==> flow/design.v <==
package sockit_spi_pkg;
parameter int unsigned SSW = 8;
parameter int unsigned SCW = 3 + 12;
typedef struct packed {
  logic [SSW-1:0] sss;   
  logic [ 19-1:0] rsv;   
  logic           dir;   
  logic           soe;   
  logic           coe;   
  logic           pha;   
  logic           pol;   
} cfg_t;
typedef struct packed {
  logic [SCW-1:0] cnt;   
  logic [  2-1:0] iom;   
  logic           die;   
  logic           doe;   
  logic           sso;   
  logic           cke;   
} cmd_t;
endpackage: sockit_spi_pkg
module sockit_spi_rpi #(
  parameter SDW     =            8,   
  parameter SDL     =  $clog2(SDW),   
  parameter CCI     =            4,   
  parameter CDW     =           32,   
  parameter QCI     =            4,   
  parameter QDW     =        4*SDW    
)(
  input  logic           clk,       
  input  logic           rst,       
  output logic           cmd_vld,   
  output logic [CCI-1:0] cmd_ctl,   
  output logic [CDW-1:0] cmd_dat,   
  input  logic           cmd_rdy,   
  input  logic           que_vld,   
  input  logic [QCI-1:0] que_ctl,   
  input  logic [QDW-1:0] que_dat,   
  output logic           que_rdy    
);
logic           cyc_lst;
logic           cyc_new;
logic     [1:0] cyc_cnt;
logic    [31:0] rpk_dat;
logic    [31:0] cyc_dat;
logic           cmd_trn;
logic           que_trn;
function [4*SDW-1:0] rpk (
  input  [4*SDW-1:0] dat,
  input        [1:0] mod
);
  integer i;
begin
  for (i=0; i<SDW; i=i+1) begin
    case (mod)
      2'd0 : begin   
        rpk [32-1-1*i] = dat [1*SDW-1-i];
      end
      2'd1 : begin   
        rpk [32-1-1*i] = dat [2*SDW-1-i];
      end
      2'd2 : begin   
        rpk [32-1-2*i] = dat [2*SDW-1-i];
        rpk [32-2-2*i] = dat [1*SDW-1-i];
      end
      2'd3 : begin   
        rpk [32-1-4*i] = dat [4*SDW-1-i];
        rpk [32-2-4*i] = dat [3*SDW-1-i];
        rpk [32-3-4*i] = dat [2*SDW-1-i];
        rpk [32-4-4*i] = dat [1*SDW-1-i];
      end
    endcase
  end
end
endfunction
assign cmd_vld = cyc_lst;
assign cmd_trn = cmd_vld & cmd_rdy;
always_ff @(posedge clk, posedge rst)
if (rst) begin
  cyc_lst <= 1'b0;
  cyc_new <= 1'b0;
  cyc_cnt <= 2'd0;
end else begin
  if (que_trn) begin
    cyc_lst <= que_ctl [2];
    cyc_new <= que_ctl [3];
  end else if (cmd_trn) begin
    cyc_lst <= 1'b0;
    cyc_cnt <= 2'd0;   
  end
end
assign rpk_dat = rpk(que_dat, que_ctl [1:0]);
always_ff @(posedge clk)
if (que_trn) begin
  case (que_ctl [1:0])
    2'd0 : cyc_dat <= {cyc_dat [23: 0], rpk_dat [31:24]};
    2'd1 : cyc_dat <= {cyc_dat [23: 0], rpk_dat [31:24]};
    2'd2 : cyc_dat <= {cyc_dat [15: 0], rpk_dat [31:16]};
    2'd3 : cyc_dat <= {                 rpk_dat [31: 0]};
  endcase
end
assign cmd_ctl = {cyc_new, cyc_lst, cyc_cnt};
assign cmd_dat = cyc_dat;
assign que_rdy = ~cyc_lst;
assign que_trn = que_vld & que_rdy;
endmodule: sockit_spi_rpi
# == Step by step through the tools: sockit_spi_rpi ==
# The steps from the RTL of sockit_spi_rpi to its reports follow in flow order.
# Line numbers count from 1 in the design file above.
# Operators: Yosys type, input widths -> output width; for muxes data width and select width s.
# A cell with n/a has no value.
# design
top,sockit_spi_rpi
clock_port,clk
cell_library,sky130hd
corner,tt_025C_1v80

# == Word level ==
# Source: Yosys, flattened and elaborated, memories not mapped. Widths are those after wreduce. Registers that Yosys merges into a memory's read port (data or address) are not register bits. Print and check cells do not count. Equal cells are merged and count once.
# word_totals
register_bits,34
out_inout_bits,38
# classes
equal,3
mux,26
logic,3
reduce_and_logical,5
# op_table
cell,count
$pmux 32 s3,1
$mux 1,17
$pmux 1 s2,8
$reduce_or 2->1,3
$eq 2x2->1 const B,2
$and 1x1->1,2
$eq 2x1->1 const B,1
$logic_not 2->1,1
$reduce_bool 2->1,1
$not 1->1,1

# == Logic depth ==
# Longest topological path by Yosys (ltp), each cell counted once; first at word level (registers and memories cut), then after technology mapping (sequential cells cut; the memories' decode and read muxes count).
# depth
word_depth,4
ABC_AREA,0
ltp_mapped,7
ltp_nobuf,5

# == After synthesis ==
# Yosys stat after the flow's synthesis: flattened, memories mapped to cells. It holds for the ABC_AREA given above (unset counts as 0); a run with the other value may have another netlist.
# types
type,count
sky130_fd_sc_hd__edfxtp_1,32
sky130_fd_sc_hd__a22oi_1,21
sky130_fd_sc_hd__mux2i_1,10
sky130_fd_sc_hd__o21ai_1,16
sky130_fd_sc_hd__ha_1,5
sky130_fd_sc_hd__buf_2,11
sky130_fd_sc_hd__a221oi_1,6
sky130_fd_sc_hd__o31ai_1,7
sky130_fd_sc_hd__a21oi_1,10
sky130_fd_sc_hd__dfrtp_1,2
sky130_fd_sc_hd__nor2b_1,7
sky130_fd_sc_hd__a21boi_0,5
sky130_fd_sc_hd__buf_4,5
sky130_fd_sc_hd__nand2_1,9
sky130_fd_sc_hd__a211oi_1,4
sky130_fd_sc_hd__inv_1,7
sky130_fd_sc_hd__a221o_1,2
sky130_fd_sc_hd__a311o_1,2
# Not listed: further types 22, cells in them 31.
# mapped
cells,192
area_um2,2090.8
ff_cells,34

# == Path before layout ==
# Source: OpenSTA report_checks on the synthesized netlist (no wires, ideal clock, input and output delay 20% of the period each), path of least setup slack; recovery checks are left aside. Register names are those of the netlist, which keeps one name where synthesis merged equal registers.
# synth_timing
path_type,in2reg
from,input port que_vld
to,register cyc_new
period_ns,3.13
input_delay_ns,0.626
arrival_ns,2.588
required_ns,3.005
path_slack_ns,0.417
delay_ns,2.087
path_stages,2
synth_period_reached_ns,2.713
# "delay_ns" = arrival - input delay + setup time.
# "path_stages" counts driving pins, that of a launching flip-flop among them; a cell with two outputs on the path counts twice.
# "synth_period_reached_ns" is the clock period less the worst setup slack; recovery checks do not enter. This is arithmetic on one report: input and output delays are still those of the set period (20% each).
# Between the ends stands the longest chain of elaborated cells between them, by number of cells; it is not shown to be the way that was timed. Of several equally long chains one is given.
# A line is the first line of the expression or statement that the cell stems from. Yosys adds cells for indexed reads and writes and turns some case tables into memories.
# synth_between
path_cell_list,sky130_fd_sc_hd__nor2b_1 sky130_fd_sc_hd__mux2_2
elab_chain_len,1
cone_cells,1
lines_between,1
classes_between,logic: 1
# synth_rtl
element,line,rtl
"start, declared",36,"input  logic           que_vld,"
$and 1x1->1,105,assign que_trn = que_vld & que_rdy;
"end, assigned",81,cyc_new <= 1'b0;
"end, assigned",86,cyc_new <= que_ctl [3];
"end, declared",42,logic           cyc_new;

# == Worst path after layout ==
# From the final timing report of run A: the path of least setup slack in the routed layout; clock arrival at registers is part of the times.
# layout_timing
path_type,in2reg
from,input port que_ctl[1]
to,register cyc_dat[14]
period_ns,2.95
input_delay_ns,0.59
arrival_ns,2.46
required_ns,2.98
path_slack_ns,0.51
path_stages,6
# Between the ends stands the longest chain of elaborated cells between them, by number of cells; it is not shown to be the way that was timed. Of several equally long chains one is given.
# At most two assigning lines are given for a register; there are more.
# layout_between
path_cell_list,sky130_fd_sc_hd__clkdlybuf4s50_1 sky130_fd_sc_hd__inv_1 sky130_fd_sc_hd__ha_1 sky130_fd_sc_hd__a221oi_1 sky130_fd_sc_hd__a21boi_0 sky130_fd_sc_hd__o31ai_1
elab_chain_len,4
cone_cells,9
classes_between,eq/ne: 3; mux: 3; reduce/logical: 3
# layout_rtl
element,line,rtl
"start, declared",37,"input  logic [QCI-1:0] que_ctl,"
$eq 2x2->1,55,case (mod)
$mux 1,55,
$pmux 1 s2,55,
$pmux 32 s3,95,case (que_ctl [1:0])
"end, assigned",96,"2'd0 : cyc_dat <= {cyc_dat [23: 0], rpk_dat [31:24]};"
"end, assigned",97,"2'd1 : cyc_dat <= {cyc_dat [23: 0], rpk_dat [31:24]};"
"end, declared",45,logic    [31:0] cyc_dat;

Appendix: measured runs

Design sockit_spi_rpi on sky130hd. What follows are 2 stored runs of the flow, each under its own settings; their order means nothing. The constraints put input and output delay at 20% of the set period each and load the outputs with 0.01 pF.
"period_less_ws_ns": clock period set for the run, less the worst setup slack. It is reckoned from that one timing run; input and output delays stay at 20% of the period that was set.
"critical_path_time_ns" = time allowed to the worst setup path (clock period - input delay - output delay, where it has them) - its slack; a late launch clock adds to it, a late capture clock takes from it.
"power.total_uw" rests on the timing tool's default activity at the inputs, not on a simulated workload.

Run A, flow files:
==> flow/run.sh <==
#!/bin/bash
# the make line also repeats the synthesis and layout settings of config.mk as NAME=value (left out here)
make -C /OpenROAD-flow-scripts/flow DESIGN_CONFIG=/design/flow/config.mk WORK_HOME=/design/flow/orfs CLKGATE_MAP_FILE= finish
==> flow/config.mk <==
export PLATFORM = sky130hd
export DESIGN_NAME = sockit_spi_rpi
export DESIGN_NICKNAME = sockit_spi_rpi
export VERILOG_FILES = /design/flow/design.v
export SDC_FILE = /design/flow/constraint.sdc
export NUM_CORES = 4
export LEC_CHECK = 0
export CAP_MARGIN = 20
export CORE_MARGIN = 2
export CORE_UTILIZATION = 40
export SETUP_SLACK_MARGIN = 0.1
export SLEW_MARGIN = 20
==> flow/constraint.sdc <==
create_clock -name core_clock -period 2.95 [get_ports {clk}]
set_input_delay 0.5900 -clock core_clock [delete_from_list [all_inputs] [get_ports {clk}]]
set_output_delay 0.5900 -clock core_clock [all_outputs]
set_load 0.01 [all_outputs]

==> results of run A, as CSV <==
result,value
ys_area_um2,2090.8
die_area_um2,5820.9
stdcell_area_um2,3004.1
finish.utilization_pct,59.2
fin_ws_ns,0.515
fin_tns_ns,0.000
power.total_uw,1337
period_less_ws_ns,2.435
critical_path_time_ns,1.85
worst_path_kind,"in2reg"

Run B, flow files:
==> flow/run.sh <==
#!/bin/bash
# the make line also repeats the synthesis and layout settings of config.mk as NAME=value (left out here)
make -C /OpenROAD-flow-scripts/flow DESIGN_CONFIG=/design/flow/config.mk WORK_HOME=/design/flow/orfs CLKGATE_MAP_FILE= finish
==> flow/config.mk <==
export PLATFORM = sky130hd
export DESIGN_NAME = sockit_spi_rpi
export DESIGN_NICKNAME = sockit_spi_rpi
export VERILOG_FILES = /design/flow/design.v
export SDC_FILE = /design/flow/constraint.sdc
export NUM_CORES = 4
export LEC_CHECK = 0
export ABC_AREA = 0
export CAP_MARGIN = 0
export CORE_MARGIN = 2
export CORE_UTILIZATION = 57
export CTS_CLUSTER_DIAMETER = 263
export CTS_CLUSTER_SIZE = 79
export GPL_ROUTABILITY_DRIVEN = 0
export GPL_TIMING_DRIVEN = 1
export PLACE_DENSITY_LB_ADDON = 0.01
export SLEW_MARGIN = 20
==> flow/constraint.sdc <==
create_clock -name core_clock -period 3.37 [get_ports {clk}]
set_input_delay 0.6740 -clock core_clock [delete_from_list [all_inputs] [get_ports {clk}]]
set_output_delay 0.6740 -clock core_clock [all_outputs]
set_load 0.01 [all_outputs]

==> results of run B, as CSV <==
result,value
ys_area_um2,2090.8
die_area_um2,4168.6
stdcell_area_um2,2930.3
finish.utilization_pct,81.3
fin_ws_ns,0.727
fin_tns_ns,0.000
power.total_uw,1154
period_less_ws_ns,2.643
critical_path_time_ns,1.97
worst_path_kind,"in2reg"
