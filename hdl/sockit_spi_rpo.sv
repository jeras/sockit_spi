==> flow/design.v <==
package sockit_spi_pkg;
parameter int unsigned SSW = 8;
parameter int unsigned SCW = 3 + 12;
typedef struct packed {
  logic [SSW-1:0] sss;   
  logic [ 19-1:0] rsv;   
  logic           dir;   
  logic           soe;   
  logic           coe;   
  logic           pha;   
  logic           pol;   
} cfg_t;
typedef struct packed {
  logic [SCW-1:0] cnt;   
  logic [  2-1:0] iom;   
  logic           die;   
  logic           doe;   
  logic           sso;   
  logic           cke;   
} cmd_t;
endpackage: sockit_spi_pkg
module sockit_spi_rpo #(
  parameter SDW     =            8,   
  parameter SDL     =  $clog2(SDW),   
  parameter CCO     =          5+7,   
  parameter CDW     =           32,   
  parameter QCO     =        SDL+7,   
  parameter QDW     =        4*SDW    
)(
  input  logic           clk,       
  input  logic           rst,       
  input  logic           cmd_vld,   
  input  logic [CCO-1:0] cmd_ctl,   
  input  logic [CDW-1:0] cmd_dat,   
  output logic           cmd_rdy,   
  output logic           que_vld,   
  output logic [QCO-1:0] que_ctl,   
  output logic [QDW-1:0] que_dat,   
  input  logic           que_rdy    
);
logic           cmd_trn;   
logic           cyc_run;   
logic     [4:0] cyc_cnt;   
logic     [4:0] cyc_nxt;   
logic [SDL-1:0] cyc_len;   
logic           cyc_lst;   
logic           cyc_pkm;   
logic     [1:0] cyc_iom;   
logic     [6:0] cyc_ctl;   
logic [CDW-1:0] cyc_dat;   
logic           que_trn;   
function [4*SDW-1:0] rpk (
  input  [4*SDW-1:0] dat,
  input        [1:0] mod
);
  integer i;
begin
  for (i=0; i<SDW; i=i+1) begin
    case (mod)
      2'd0 : begin   
        rpk [4*SDW-1-i] = 1'b1;
        rpk [3*SDW-1-i] = 1'b1;
        rpk [2*SDW-1-i] = 1'b1;
        rpk [1*SDW-1-i] = dat [32-1-1*i];
      end
      2'd1 : begin   
        rpk [4*SDW-1-i] = 1'b1;
        rpk [3*SDW-1-i] = 1'b1;
        rpk [2*SDW-1-i] = 1'b1;
        rpk [1*SDW-1-i] = dat [32-1-1*i];
      end
      2'd2 : begin   
        rpk [4*SDW-1-i] = 1'b1;
        rpk [3*SDW-1-i] = 1'b1;
        rpk [2*SDW-1-i] = dat [32-1-2*i];
        rpk [1*SDW-1-i] = dat [32-2-2*i];
      end
      2'd3 : begin   
        rpk [4*SDW-1-i] = dat [32-1-4*i];
        rpk [3*SDW-1-i] = dat [32-2-4*i];
        rpk [2*SDW-1-i] = dat [32-3-4*i];
        rpk [1*SDW-1-i] = dat [32-4-4*i];
      end
    endcase
  end
end
endfunction
assign cmd_rdy = ~cyc_run | que_rdy & cyc_lst;
assign cmd_trn = cmd_vld & cmd_rdy;
always_ff @(posedge clk, posedge rst)
if (rst) begin
  cyc_run <= 1'b0;
  cyc_cnt <= 5'd0;
  cyc_lst <= 1'b0;
end else begin
  if (cmd_trn) begin
    cyc_run <= 1'b1;
    cyc_cnt <= cmd_ctl [7+:5];
    cyc_lst <= cmd_ctl [7+:5] < SDW;
  end else if (que_trn) begin
    cyc_run <= ~cyc_lst;
    cyc_cnt <= cyc_nxt;
    cyc_lst <= cyc_nxt < SDW;
  end
end
assign cyc_pkm = cyc_ctl [6];
assign cyc_nxt = cyc_lst ? 5'd0 : cyc_cnt - cyc_len - 5'd1;
assign cyc_len = cyc_lst | cyc_pkm ? cyc_cnt [SDL-1:0] : {SDL{1'b1}};
assign cyc_iom = cyc_ctl [5:4];
always_ff @(posedge clk)
if (cmd_trn) begin
  cyc_ctl <= cmd_ctl [6:0];
  cyc_dat <= cmd_dat;
end else if (que_trn) begin
  case (cyc_iom)
    2'd0 : cyc_dat <= cyc_dat << 1*SDW;
    2'd1 : cyc_dat <= cyc_dat << 1*SDW;
    2'd2 : cyc_dat <= cyc_dat << 2*SDW;
    2'd3 : cyc_dat <= cyc_dat << 4*SDW;
  endcase
end
assign que_ctl = {cyc_len, cyc_lst, cyc_ctl[5:0]};
assign que_dat = rpk (cyc_dat, cyc_iom);
assign que_vld = cyc_run;
assign que_trn = que_vld & que_rdy;
endmodule: sockit_spi_rpo
## Step by step through the tools: sockit_spi_rpo

Tool output for the design above, in the order of the flow.
Line numbers count from 1 in the design file above.
Operators carry their Yosys type and port widths (W data, S select, Z words).
The mark n/a stands for no value.

| set-up | value |
|---|---|
| top module | sockit_spi_rpo |
| clock port | clk |
| library | sky130hd |
| library corner | tt_025C_1v80 |

## Word-level counts

Yosys after proc, flatten, opt, wreduce and memory -nomap, before mapping. Memory bits, and registers merged into a memory's read port (data or address), are not among the register bits. Print and check cells are not counted. Equal cells are merged and count once.

| storage and ports | value |
|---|---|
| elaborated cells | 66 |
| bits in writable memories | 0 |
| bits in registers | 46 |
| word width x clocked read ports | 0 |
| input bits | 48 |
| output and inout bits | 44 |
| memories kept | 0 |
| latch bits | 0 |
| memory bits (read-only) | 0 |

| cells by class | value |
|---|---|
| div/mod/pow operators | 0 |
| shift operators | 0 |
| mux-type cells | 43 |
| equal/unequal tests | 3 |
| bitwise operators | 7 |
| $lt $le $gt $ge | 2 |
| add/sub/neg operators | 2 |
| multipliers | 0 |
| reductions and logical operators | 4 |

Operator list:

| cell | count |
|---|---|
| $pmux W32 S3 | 1 |
| $mux W32 | 2 |
| $pmux W1 S3 | 16 |
| $pmux W1 S2 | 16 |
| $mux W5 | 3 |
| $lt A5 B4 Y1 const B | 2 |
| $sub A5 B1 Y5 const B | 1 |
| $sub A5 B3 Y5 | 1 |
| $eq A2 B2 Y1 const B | 2 |
| $mux W1 | 4 |
| $and A1 B1 Y1 | 3 |
| $reduce_or A3 Y1 | 1 |
| $mux W3 | 1 |
| $or A1 B1 Y1 | 2 |
| $not A1 Y1 | 2 |
| $eq A2 B1 Y1 const B | 1 |
| $logic_not A2 Y1 | 1 |
| $reduce_bool A2 Y1 | 1 |
| $reduce_or A2 Y1 | 1 |

## Logic depth

Yosys ltp: most cells in a row. Word level: on the elaborated netlist, between registers, memories and ports. Mapped: between sequential cells and ports; inverters and the memories' decode and read muxes count.

| logic depth | value |
|---|---|
| depth after elaboration | 8 |
| ABC_AREA | 0 |
| depth in mapped cells | 8 |
| depth with buffers taken out | 7 |

## Mapped cells and area

Source: synth_stat.txt of the flow (Yosys; design flattened, memories mapped). It holds for the ABC_AREA given above (unset counts as 0); a run with the other value may have another netlist.
The area totals of this step are shown rounded.

Cell types:

| cell | count | area in all (sq um) |
|---|---|---|
| sky130_fd_sc_hd__edfxtp_1 | 39 | 1.17E+03 |
| sky130_fd_sc_hd__mux2i_1 | 18 | 180.173 |
| sky130_fd_sc_hd__dfrtp_1 | 7 | 175.168 |
| sky130_fd_sc_hd__nor2_1 | 46 | 172.666 |
| sky130_fd_sc_hd__a221oi_2 | 9 | 135.13 |
| sky130_fd_sc_hd__or2_2 | 18 | 112.608 |
| sky130_fd_sc_hd__nand2_1 | 29 | 108.854 |
| sky130_fd_sc_hd__a21oi_1 | 13 | 65.062 |
| sky130_fd_sc_hd__a221oi_1 | 7 | 61.309 |
| sky130_fd_sc_hd__and3_1 | 8 | 50.048 |
| sky130_fd_sc_hd__nand3_1 | 8 | 40.038 |
| sky130_fd_sc_hd__buf_2 | 6 | 30.029 |
| sky130_fd_sc_hd__buf_4 | 4 | 30.029 |
| sky130_fd_sc_hd__clkbuf_1 | 7 | 26.275 |
| sky130_fd_sc_hd__a22oi_1 | 3 | 22.522 |
| sky130_fd_sc_hd__buf_6 | 2 | 22.522 |
| sky130_fd_sc_hd__o31ai_1 | 3 | 22.522 |
| sky130_fd_sc_hd__nand2_8 | 1 | 20.019 |

Not listed: further types 18, cells in them 28.

| mapped netlist | value |
|---|---|
| cell area after synthesis | 0.00263 sq mm |
| mapped cells | 256 |
| sequential area | 0.00135 sq mm |
| buffer cells | 19 |
| mapped flip-flops | 46 |

## Path before layout

Source: OpenSTA report_checks on the synthesized netlist (no wires, ideal clock, input and output delay 20% of the period each), path of least setup slack; recovery checks are left aside. Register names are those of the netlist, which keeps one name where synthesis merged equal registers.

| timing post-synthesis | value |
|---|---|
| path kind | register to register |
| start | register cyc_run |
| end | register cyc_cnt[0] |
| path buffers | 1 |
| data required time | 1.885 ns |
| delay of the path | 1.863 ns |
| library setup time | 0.095 ns |
| arrival | 1.768 ns |
| stages on the path | 6 |
| launch time at the first pin | 0.000 ns |
| setup slack | 0.116 ns |
| clock period | 1.98 ns |
| synthesis period reached | 1.864 ns |

"delay of the path" = arrival - input delay + setup time.
"stages on the path" counts driving pins, that of a launching flip-flop among them; a cell with two outputs on the path counts twice.
"synthesis period reached" is the clock period less the worst setup slack; recovery checks do not enter. This is arithmetic on one report: input and output delays are still those of the set period (20% each).
Between the ends stands the longest chain of elaborated cells between them, by number of cells; it is not shown to be the way that was timed. Of several equally long chains one is given.
A line is the first line of the expression or statement that the cell stems from. Yosys adds cells for indexed reads and writes and turns some case tables into memories.
At most two assigning lines are given for a register; there are more.

| between the ends, post-synthesis | value |
|---|---|
| path through | sky130_fd_sc_hd__dfrtp_1 > sky130_fd_sc_hd__buf_4 > sky130_fd_sc_hd__mux2i_1 > sky130_fd_sc_hd__inv_1 > sky130_fd_sc_hd__a21oi_1 > sky130_fd_sc_hd__o31ai_1 |
| cells in the longest elaborated chain | 4 |
| elaborated cells on any way between the ends | 7 |
| source lines of those cells | 5 |
| those cells by class | mux: 2; logic: 4; reduce/logical: 1 |

Ends and longest elaborated chain, post-synthesis:

| what | RTL line | source |
|---|---|---|
| start: declaration | 42 | `logic           cyc_run;` |
| start: assignment | 92 | `cyc_run <= 1'b0;` |
| start: assignment | 101 | `cyc_run <= ~cyc_lst;` |
| $not A1 Y1 | 88 | `assign cmd_rdy = ~cyc_run \| que_rdy & cyc_lst;` |
| $or A1 B1 Y1 | 88 |  |
| $and A1 B1 Y1 | 89 | `assign cmd_trn = cmd_vld & cmd_rdy;` |
| $mux W5 | 96 | `if (cmd_trn) begin` |
| end: assignment | 98 | `cyc_cnt <= cmd_ctl [7+:5];` |
| end: assignment | 102 | `cyc_cnt <= cyc_nxt;` |
| end: declaration | 43 | `logic     [4:0] cyc_cnt;` |

## Path in the finished layout

From the final timing report of flow run A: the path of least setup slack in the routed layout; clock arrival at registers is part of the times.

| timing after layout | value |
|---|---|
| path kind | input to output |
| start | input port que_rdy |
| end | output port cmd_rdy |
| stages on the path | 3 |
| launch time at the first pin | 0.61 ns |
| clock period | 3.03 ns |
| output delay | 0.61 ns |
| data required time | 2.42 ns |
| arrival | 2.02 ns |
| path buffers | 2 |
| input delay | 0.61 ns |
| setup slack | 0.40 ns |

Between the ends stands the longest chain of elaborated cells between them, by number of cells; it is not shown to be the way that was timed. Of several equally long chains one is given.

| between the ends, after layout | value |
|---|---|
| path through | sky130_fd_sc_hd__clkdlybuf4s50_1 > sky130_fd_sc_hd__a21bo_4 > sky130_fd_sc_hd__clkdlybuf4s50_1 |
| cells in the longest elaborated chain | 2 |
| elaborated cells on any way between the ends | 2 |
| source lines of those cells | 1 |
| those cells by class | logic: 2 |

Ends and longest elaborated chain, after layout:

| what | RTL line | source |
|---|---|---|
| start: declaration | 39 | `input  logic           que_rdy` |
| $and A1 B1 Y1 | 88 | `assign cmd_rdy = ~cyc_run \| que_rdy & cyc_lst;` |
| $or A1 B1 Y1 | 88 |  |
| end: declaration | 35 | `output logic           cmd_rdy,` |

Add stored flow runs of sockit_spi_rpo

sockit_spi_rpo through Yosys and OpenROAD on sky130hd: 2 stored runs, unordered, with their settings and measured results. The constraints put input and output delay at 20% of the set period each and load the outputs with 0.01 pF.
"period achieved": clock period set for the run, less the worst setup slack. It is reckoned from that one timing run; input and output delays stay at 20% of the period that was set.
"time on the worst setup path" is the time allowed to the run's worst setup path (the clock period less input and output delay, where it has them) less its slack. Clock arrival times count: a late capture clock shortens it, a late launch clock lengthens it.
"total power after layout": no workload was simulated; the value follows from the tool's default switching activity.
Values from the reports are rounded here.

#### Flow run A

| setting | value |
|---|---|
| period_ns | `3.03` |
| CORE_UTILIZATION | `34` |
| PLACE_DENSITY | `0.45` |
| CELL_PAD_IN_SITES_DETAIL_PLACEMENT | `1` |
| ABC_AREA | `0` |
| CTS_CLUSTER_SIZE | `85` |
| CTS_CLUSTER_DIAMETER | `291` |
| SLEW_MARGIN | `40` |
| MIN_ROUTING_LAYER | `met2` |
| CAP_MARGIN | `20` |
| CORE_MARGIN | `2` |

| result | value |
|---|---|
| smallest setup slack | 0.401 ns |
| time on the worst setup path | 1.42 ns |
| worst path kind | input to output |
| period achieved | 2.629 ns |
| die size | 0.00847 sq mm |
| total power after layout | 2,430 uW |
| standard-cell area after layout | 0.00371 sq mm |
| Yosys chip area after synthesis | 0.00263 sq mm |

#### Flow run B

| setting | value |
|---|---|
| period_ns | `1.35` |
| CORE_UTILIZATION | `40` |
| PLACE_DENSITY | `0.87` |
| HOLD_SLACK_MARGIN | `-0.08` |
| CORE_ASPECT_RATIO | `1.04` |
| TNS_END_PERCENT | `50` |
| GPL_TIMING_DRIVEN | `1` |
| GPL_ROUTABILITY_DRIVEN | `1` |
| SLEW_MARGIN | `30` |
| CAP_MARGIN | `20` |
| CORE_MARGIN | `2` |

| result | value |
|---|---|
| smallest setup slack | -0.458 ns |
| time on the worst setup path | 1.54 ns |
| worst path kind | register to output |
| period achieved | 1.808 ns |
| die size | 0.00725 sq mm |
| total power after layout | 6,510 uW |
| standard-cell area after layout | 0.00465 sq mm |
| Yosys chip area after synthesis | 0.00263 sq mm |
